==> flow/design.v <==
module pe #(
    parameter WIDTH = 16                       
) (
    input wire w_clk,                          
    input wire w_rst_n,                        
    input wire w_ready,                        
    input wire w_rw,                           
    input wire [WIDTH-1:0] w_weight,           
    input wire [WIDTH-1:0] w_input,            
    output reg [2*WIDTH-1:0] w_output          
);
  reg [WIDTH-1:0] r_weight;                    
  reg [2*WIDTH-1:0] r_scratch;                 
  reg r_phase;                                 
  always @(posedge w_clk or negedge w_rst_n) begin
    if (!w_rst_n) begin
      r_weight <= {WIDTH{1'b0}};
      r_scratch <= {2*WIDTH{1'b0}};
      r_phase <= 1'b0;  
    end else if (w_ready) begin
      if (!w_rw) begin
        r_weight <= w_weight;
        r_phase <= 1'b1;  
      end else if (r_phase) begin
        if (r_weight != 0 && w_input != 0) begin
          r_scratch <= r_scratch + (r_weight * w_input);
        end
      end
    end
  end
  always @(posedge w_clk) begin
    if (!w_rw) begin
      w_output <= r_scratch;
    end
  end
endmodule
# Step by step through the tools: pe
# Tool output for the design above, in the order of the flow.
# Lines are those of the file above, counted from 1.
# Cell names lack the library's common part.
# Not given: -
# setup
top	pe
clock_port	w_clk
lib	sky130hd
corner	tt_025C_1v80

# Elaborated design
# Source: Yosys, flattened and elaborated, memories not mapped. Widths are those after wreduce. Registers that Yosys merges into a memory's read port (data or address) are not register bits. Print and check cells do not count. Equal cells are merged and count once.
# bits
regBits	81
input_bits	36
output_inout_bits	32
# classes
add_sub_neg	1
multipliers	1
logic	1
reduce_and_logical	5
# ops
cell	n
16-bit by 16-bit multiplier with 32-bit output	1
16-bit nonzero test	2
32-bit adder	1
4-bit AND reduction	1
2-bit AND reduction	1
1-bit logical AND	1
1-bit NOT	1

# Logic depth
# Longest topological path by Yosys (ltp), each cell counted once; first at word level (registers and memories cut), then after technology mapping (sequential cells cut; the memories' decode and read muxes count).
# depth
depth_word	3
abc_area	0
ltp_mapped	23
mapped_depth_nobuf	21

# Netlist
# Yosys stat after the flow's synthesis: flattened, memories mapped to cells. It holds for the ABC_AREA given above (unset counts as 0); a run with the other value may have another netlist.
# Totals and module areas in this step are rounded.
# by_type
cell	n	type_area_um2
fa_1	225	4504.32
ha_1	99	1.24E+03
dfrtp_1	49	1.23E+03
inv_1	329	1.23E+03
edfxtp_1	32	960.922
and2_1	115	719.44
nand2_1	182	683.155
mux2_2	20	225.216
clkbuf_1	42	157.651
o21ai_0	29	145.139
a21o_1	19	142.637
xnor2_1	15	131.376
a21oi_1	22	110.106
xor2_1	12	105.101
and3_1	8	50.048
nand3_1	10	50.048
nand4_1	8	50.048
nor4_1	8	50.048
# Not listed: further types 41, cells in them 93.
# synth_totals
stdcells	1317
yosys_area_um2	12000
sequential_area_um2	2200
ffs	81
buffers	56

# Path before layout
# OpenSTA on the mapped netlist: ideal clock, no wires. The path of least setup slack (recovery checks aside). Input and output delay are each 20% of the period. Register names are those of the netlist, which keeps one name where synthesis merged equal registers.
# synth_path
path_kind	input-to-reg
startpoint	input port w_input[7]
endpoint	register r_scratch[27]
period_ns	7.05
input_delay_ns	1.410
setup_ns	0.131
launch_ns	1.410
t_arrival_ns	6.757
required_ns	6.919
slack_ns	0.162
path_delay_ns	5.478
path_stages	23
period_less_setup_slack_ns	6.888
# "path_delay_ns" = arrival - input delay + setup time.
# "path_stages" counts driving pins, that of a launching flip-flop among them; a cell with two outputs on the path counts twice.
# "period_less_setup_slack_ns" is the clock period less the worst setup slack; recovery checks do not enter. This is arithmetic on one report: input and output delays are still those of the set period (20% each).
# The rows between start and end are the longest chain of elaborated cells between them; the timing report does not say that the signal goes this way. Where chains are equally long, one stands for them.
# A line is the first line of the expression or statement that the cell stems from. Yosys adds cells for indexed reads and writes and turns some case tables into memories.
# synth_between
path_cell_list	clkbuf_1 clkbuf_1 nand2_1 fa_1 inv_1 fa_1 inv_1 fa_1 inv_1 fa_1 fa_1 inv_1 fa_1 inv_1 ha_1 clkbuf_2 nand3_1 nor2_1 a21boi_0 o211ai_1 nand2_1 a211oi_1 or3_1
elab_chain_cells	3
cells_between	5
# synth_rtl
element	line	text
from (decl)	9	input wire [WIDTH-1:0] w_input,
16-bit nonzero test	25	if (r_weight != 0 && w_input != 0) begin
1-bit logical AND	25
4-bit AND reduction	-
to (assign)	18	r_scratch <= {2*WIDTH{1'b0}};
to (assign)	26	r_scratch <= r_scratch + (r_weight * w_input);
to (decl)	13	reg [2*WIDTH-1:0] r_scratch;

# Worst path after layout
# Path of least setup slack in the final report of run 1 (OpenROAD, finished layout, wires in). Where an end is a register, its clock arrival counts in the times.
# layout_path
path_kind	input-to-reg
startpoint	input port w_input[4]
endpoint	register r_scratch[27]
period_ns	8.99
input_delay_ns	1.80
setup_ns	0.12
launch_ns	1.80
t_arrival_ns	8.40
required_ns	9.23
slack_ns	0.83
path_stages	20
# The rows between start and end are the longest chain of elaborated cells between them; the timing report does not say that the signal goes this way. Where chains are equally long, one stands for them.
# layout_between
path_cell_list	clkdlybuf4s50_1 and2_1 fa_1 inv_1 fa_1 fa_1 inv_1 fa_1 fa_1 inv_1 fa_1 inv_1 ha_1 nand3_1 nor2_1 a21boi_0 o211ai_1 nand2_1 a211oi_1 or3_1
elab_chain_cells	3
cells_between	5
# layout_rtl
element	line	text
from (decl)	9	input wire [WIDTH-1:0] w_input,
16-bit nonzero test	25	if (r_weight != 0 && w_input != 0) begin
1-bit logical AND	25
4-bit AND reduction	-
to (assign)	18	r_scratch <= {2*WIDTH{1'b0}};
to (assign)	26	r_scratch <= r_scratch + (r_weight * w_input);
to (decl)	13	reg [2*WIDTH-1:0] r_scratch;

Data sheet: physical implementation of pe

2 stored runs of pe in the flow (synthesis by Yosys, layout by OpenROAD, sky130hd cells), in arbitrary order. Constraints: input delay and output delay 20% of the set period each, output load 0.01 pF.
By "achievedPeriod_ns" is meant the clock period of the run minus its worst setup slack. This is arithmetic on one report: input and output delays are still those of the set period (20% each).
By "worst_path_ns" is meant the share of the clock period that the worst setup path is allowed (20% is reserved at inputs, 20% at outputs), minus its slack. Clock arrival times at its registers enter into it.
Results are given in rounded form.

Run 1, flow files:
==> flow/run.sh <==
#!/bin/bash
# the make line also repeats the synthesis and layout settings of config.mk as NAME=value (left out here)
make -C /OpenROAD-flow-scripts/flow DESIGN_CONFIG=/design/flow/config.mk WORK_HOME=/design/flow/orfs CLKGATE_MAP_FILE= finish
==> flow/config.mk <==
export PLATFORM = sky130hd
export DESIGN_NAME = pe
export DESIGN_NICKNAME = pe
export VERILOG_FILES = /design/flow/design.v
export SDC_FILE = /design/flow/constraint.sdc
export NUM_CORES = 4
export LEC_CHECK = 0
export CAP_MARGIN = 30
export CELL_PAD_IN_SITES_DETAIL_PLACEMENT = 1
export CORE_ASPECT_RATIO = 0.77
export CORE_MARGIN = 9
export CORE_UTILIZATION = 15
export CTS_CLUSTER_DIAMETER = 393
export GPL_ROUTABILITY_DRIVEN = 1
export MAX_ROUTING_LAYER = met4
export PLACE_DENSITY_LB_ADDON = 0.14
export SETUP_SLACK_MARGIN = -0.42
export SLEW_MARGIN = 30
==> flow/constraint.sdc <==
create_clock -name core_clock -period 8.99 [get_ports {w_clk}]
set_input_delay 1.7980 -clock core_clock [delete_from_list [all_inputs] [get_ports {w_clk}]]
set_output_delay 1.7980 -clock core_clock [all_outputs]
set_load 0.01 [all_outputs]

==> results of run 1, as CSV <==
result,value
die_footprint_um2,94000
post_synth_area_um2,12000
total_negative_slack_ns,0.000
achievedPeriod_ns,8.157
layout_stdcell_area_um2,15000
worst_path_ns,6.36
timing.worst_path_kind,"input-to-reg"
setup_worst_slack_ns,0.83

Run 2, flow files:
==> flow/run.sh <==
#!/bin/bash
# the make line also repeats the synthesis and layout settings of config.mk as NAME=value (left out here)
make -C /OpenROAD-flow-scripts/flow DESIGN_CONFIG=/design/flow/config.mk WORK_HOME=/design/flow/orfs CLKGATE_MAP_FILE= finish
==> flow/config.mk <==
export PLATFORM = sky130hd
export DESIGN_NAME = pe
export DESIGN_NICKNAME = pe
export VERILOG_FILES = /design/flow/design.v
export SDC_FILE = /design/flow/constraint.sdc
export NUM_CORES = 4
export LEC_CHECK = 0
export CAP_MARGIN = 20
export CELL_PAD_IN_SITES_DETAIL_PLACEMENT = 1
export CELL_PAD_IN_SITES_GLOBAL_PLACEMENT = 1
export CORE_ASPECT_RATIO = 0.62
export CORE_MARGIN = 3
export CORE_UTILIZATION = 57
export CTS_CLUSTER_DIAMETER = 394
export CTS_CLUSTER_SIZE = 40
export GPL_ROUTABILITY_DRIVEN = 0
export HOLD_SLACK_MARGIN = 0.01
export MAX_ROUTING_LAYER = met4
export PLACE_DENSITY_LB_ADDON = 0.25
export SETUP_SLACK_MARGIN = -0.01
export SLEW_MARGIN = 20
export TNS_END_PERCENT = 70
==> flow/constraint.sdc <==
create_clock -name core_clock -period 7.25 [get_ports {w_clk}]
set_input_delay 1.4500 -clock core_clock [delete_from_list [all_inputs] [get_ports {w_clk}]]
set_output_delay 1.4500 -clock core_clock [all_outputs]
set_load 0.01 [all_outputs]

==> results of run 2, as CSV <==
result,value
die_footprint_um2,24000
post_synth_area_um2,12000
total_negative_slack_ns,-6.1
achievedPeriod_ns,7.848
layout_stdcell_area_um2,15000
worst_path_ns,6.40
timing.worst_path_kind,"input-to-reg"
setup_worst_slack_ns,-0.60
